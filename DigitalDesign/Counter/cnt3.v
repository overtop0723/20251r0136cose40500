==> flow/design.v <==
module cnt3(CLK0, RST, out3);
output [3:0] out3;
input RST, CLK0;
reg [3:0] out0, temp_out0, out1, temp_out1, out2, temp_out2, out3, temp_out3;
always @(negedge RST or posedge CLK0)
  begin
    if(!RST)
      begin
        out0 <= 4'b0000;
        temp_out0 <= 4'b0001;
        out1 <= 4'b0000;
        temp_out1 <= 4'b0001;
        out2 <= 4'b0000;
        temp_out2 <= 4'b0001;
        out3 <= 4'b0000;
        temp_out3 <= 4'b0001;
      end
    else
      if(temp_out0 == 4'b1010)
        begin
          temp_out0 <= 4'b0001;
          out0 <= 4'b0000;
            if(temp_out1 == 4'b1010)
              begin
                temp_out1 <= 4'b0001;
                out1 <= 4'b0000;
                if(temp_out2 == 4'b1010)
                  begin
                    temp_out2 <= 4'b0001;
                    out2 <= 4'b0000;
                      if(temp_out3 == 4'b0000)
                        begin
                          temp_out3 <= 4'b0001;
                          out3 <= 4'b0000;
                        end
                      else
                        begin
                          temp_out3 <= temp_out3 + 1;
                          out3 <= temp_out3;
                        end
                  end
                else
                  begin
                    temp_out2 <= temp_out2 + 1;
                    out2 <= temp_out2;
                  end
              end
            else
              begin
              temp_out1 <= temp_out1 + 1;
              out1 <= temp_out1;
              end 
        end
      else
        begin
          temp_out0 <= temp_out0 + 1;
          out0 <= temp_out0;
        end
  end
endmodule
# --- Tool chain data of cnt3 ---
# What the tools print for cnt3, step after step.
# Lines are those of the file above, counted from 1.
# Operators carry their Yosys type and port widths (W data, S select, Z words).
inputs:
  top_module: "cnt3"
  clock_port: "CLK0"
  cell_library: "sky130hd"
  pvt_corner: "tt_025C_1v80"

# --- Word level ---
# Source: Yosys, flattened and elaborated, memories not mapped. Widths are those after wreduce. Registers that Yosys merges into a memory's read port (data or address) are not register bits. Print and check cells do not count. Equal cells are merged and count once.
word_totals:
  ff_bits: 20
  inputBits: 2
classes:
  add_sub_neg: 4
  equal: 3
  mux: 5
  n_reduce_logical: 3
op_table:
  columns: ["op", "n"]
  rows:
  - ["$mux W4", 5]
  - ["$add A4 B1 Y4 const B", 4]
  - ["$eq A4 B4 Y1 const B", 3]
  - ["$logic_not A4 Y1", 1]
  - ["$reduce_and A3 Y1", 1]
  - ["$reduce_and A2 Y1", 1]

# --- Longest topological paths ---
# Yosys ltp: most cells in a row. Word level: on the elaborated netlist, between registers, memories and ports. Mapped: between sequential cells and ports; inverters and the memories' decode and read muxes count.
depth:
  word_depth: 2
  ABC_AREA: 0
  mapped_depth: 5
  ltp_nobuf: 5

# --- After synthesis ---
# Yosys stat after the flow's synthesis: flattened, memories mapped to cells. It holds for the ABC_AREA given above (unset counts as 0); a run with the other value may have another netlist.
mapped:
  mapped_cells: 85
  synth_area_um2: 1026.0
  ffs: 20
types:
  columns: ["cell_type", "n", "type_area_um2"]
  rows:
  - ["sky130_fd_sc_hd__dfrtp_1", 16, 400.384]
  - ["sky130_fd_sc_hd__dfstp_2", 4, 105.101]
  - ["sky130_fd_sc_hd__mux2_4", 4, 60.058]
  - ["sky130_fd_sc_hd__xnor2_1", 6, 52.55]
  - ["sky130_fd_sc_hd__buf_6", 3, 33.782]
  - ["sky130_fd_sc_hd__inv_1", 9, 33.782]
  - ["sky130_fd_sc_hd__mux2i_1", 3, 30.029]
  - ["sky130_fd_sc_hd__ha_1", 2, 25.024]
  - ["sky130_fd_sc_hd__nand2_1", 5, 18.768]
  - ["sky130_fd_sc_hd__nand4_1", 3, 18.768]
  - ["sky130_fd_sc_hd__a22o_1", 2, 17.517]
  - ["sky130_fd_sc_hd__nand3_4", 1, 17.517]
  - ["sky130_fd_sc_hd__o2bb2ai_1", 2, 17.517]
  - ["sky130_fd_sc_hd__and4bb_4", 1, 16.266]
  - ["sky130_fd_sc_hd__and4bb_1", 1, 12.512]
  - ["sky130_fd_sc_hd__and4bb_2", 1, 12.512]
  - ["sky130_fd_sc_hd__nand2b_1", 2, 12.512]
  - ["sky130_fd_sc_hd__nor2b_1", 2, 12.512]
# Not listed: further types 15, cells in them 18.

# --- Timing after synthesis ---
# OpenSTA on the mapped netlist: ideal clock, no wires. The path of least setup slack (recovery checks aside). Input and output delay are each 20% of the period. Register names are those of the netlist, which keeps one name where synthesis merged equal registers.
synth_path:
  path_kind: "register -> register"
  startpoint: "reg temp_out1[0]"
  endpoint: "reg out3[2]"
  tclk_ps: 2530
  launch_ps: 0
  t_arrival_ps: 1259
  required_ps: 2405
  setup_slack_ps: 1147
  delay_ps: 1384
  path_stages: 5
  n_path_buf: 1
  period_less_setup_slack_ps: 1383
# "delay_ps" = arrival - input delay + setup time.
# "path_stages": output pins that drive a net of the path, with the launching flip-flop's if there is one; two outputs of one cell count as two.
# "period_less_setup_slack_ps" = period - worst setup slack (recovery checks aside). The figure is calculated, with input and output delays left at 20% of the set period.
# The rows between start and end are the longest chain of elaborated cells between them; the timing report does not say that the signal goes this way. Where chains are equally long, one stands for them.
# Each line given opens the expression or statement behind the cell; cells for indexed reads and writes are added by Yosys, which also makes memories of some case tables.
# A register here has more assigning lines than the two given.
synth_via:
  cell_sequence: "sky130_fd_sc_hd__dfstp_2 > sky130_fd_sc_hd__and4bb_1 > sky130_fd_sc_hd__buf_6 > sky130_fd_sc_hd__nand3_4 > sky130_fd_sc_hd__mux2_4"
  elab_chain_len: 2
synth_rtl:
  columns: ["element", "line", "source"]
  rows:
  - ["from (decl)", 4, "reg [3:0] out0, temp_out0, out1, temp_out1, out2, temp_out2, out3, temp_out3;"]
  - ["from (assign)", 12, "temp_out1 <= 4'b0001;"]
  - ["from (assign)", 50, "temp_out1 <= temp_out1 + 1;"]
  - ["$eq A4 B4 Y1", 23, "if(temp_out1 == 4'b1010)"]
  - ["$reduce_and A3 Y1", null, null]
  - ["to (assign)", 15, "out3 <= 4'b0000;"]
  - ["to (assign)", 39, "out3 <= temp_out3;"]
  - ["to (decl)", 2, "output [3:0] out3;"]

# --- Path in the finished layout ---
# Path of least setup slack in the final report of run A (OpenROAD, finished layout, wires in). Where an end is a register, its clock arrival counts in the times.
# The path's times are printed in steps of 10 ps; the period is the one set.
layout_path:
  path_kind: "register -> register"
  startpoint: "reg temp_out1[0]"
  endpoint: "reg out3[3]"
  tclk_ps: 998
  launch_ps: 260
  t_arrival_ps: 1490
  required_ps: 1140
  setup_slack_ps: -350
  path_stages: 4
  n_path_buf: 0
# The rows between start and end are the longest chain of elaborated cells between them; the timing report does not say that the signal goes this way. Where chains are equally long, one stands for them.
# A register here has more assigning lines than the two given.
layout_via:
  cell_sequence: "sky130_fd_sc_hd__dfstp_2 > sky130_fd_sc_hd__and4bb_4 > sky130_fd_sc_hd__nand3_4 > sky130_fd_sc_hd__mux2_4"
  elab_chain_len: 2
layout_rtl:
  columns: ["element", "line", "source"]
  rows:
  - ["from (decl)", 4, "reg [3:0] out0, temp_out0, out1, temp_out1, out2, temp_out2, out3, temp_out3;"]
  - ["from (assign)", 12, "temp_out1 <= 4'b0001;"]
  - ["from (assign)", 50, "temp_out1 <= temp_out1 + 1;"]
  - ["$eq A4 B4 Y1", 23, "if(temp_out1 == 4'b1010)"]
  - ["$reduce_and A3 Y1", null, null]
  - ["to (assign)", 15, "out3 <= 4'b0000;"]
  - ["to (assign)", 39, "out3 <= temp_out3;"]
  - ["to (decl)", 2, "output [3:0] out3;"]

# Module cnt3, platform sky130hd: 2 stored runs of the flow (Yosys, OpenROAD) with differing settings, in no particular order. Input and output delays are each 20% of the period that was set; the output load is 0.01 pF.
# "totalPower_mw" is the tool's figure for a default switching activity; nothing was simulated.
runs:
  - name: "run A"
    settings:
      period_ns: 0.998
      CORE_UTILIZATION: 20
      SETUP_SLACK_MARGIN: 0.16
      PLACE_DENSITY_LB_ADDON: 0.13
      CELL_PAD_IN_SITES_DETAIL_PLACEMENT: 0
      TNS_END_PERCENT: 90
      GPL_ROUTABILITY_DRIVEN: 1
      CTS_CLUSTER_SIZE: 90
      SLEW_MARGIN: 35
      MIN_ROUTING_LAYER: "met2"
      CAP_MARGIN: 20
      CORE_MARGIN: 2
    results:
      synth_chip_area_um2: 1026.0
      final_setup_tns_ps: -4425
      final_stdcell_area_um2: 1436.4
      finish.utilization_pct: 28.5
      total_die_area_um2: 5719.1
      fin_ws_ps: -352
      totalPower_mw: 1.465
  - name: "run B"
    settings:
      period_ns: 1.09
      CORE_UTILIZATION: 62
      PLACE_DENSITY: 0.62
      CORE_ASPECT_RATIO: 1.07
      CORE_MARGIN: 2
      TNS_END_PERCENT: 95
      GPL_TIMING_DRIVEN: 0
      CTS_CLUSTER_SIZE: 69
      CTS_CLUSTER_DIAMETER: 285
      SLEW_MARGIN: 40
      MIN_ROUTING_LAYER: "met2"
      MAX_ROUTING_LAYER: "met5"
      CAP_MARGIN: 20
    results:
      synth_chip_area_um2: 1026.0
      final_setup_tns_ps: -3919
      final_stdcell_area_um2: 1372.6
      finish.utilization_pct: 87.1
      total_die_area_um2: 1996.4
      fin_ws_ps: -364
      totalPower_mw: 1.227
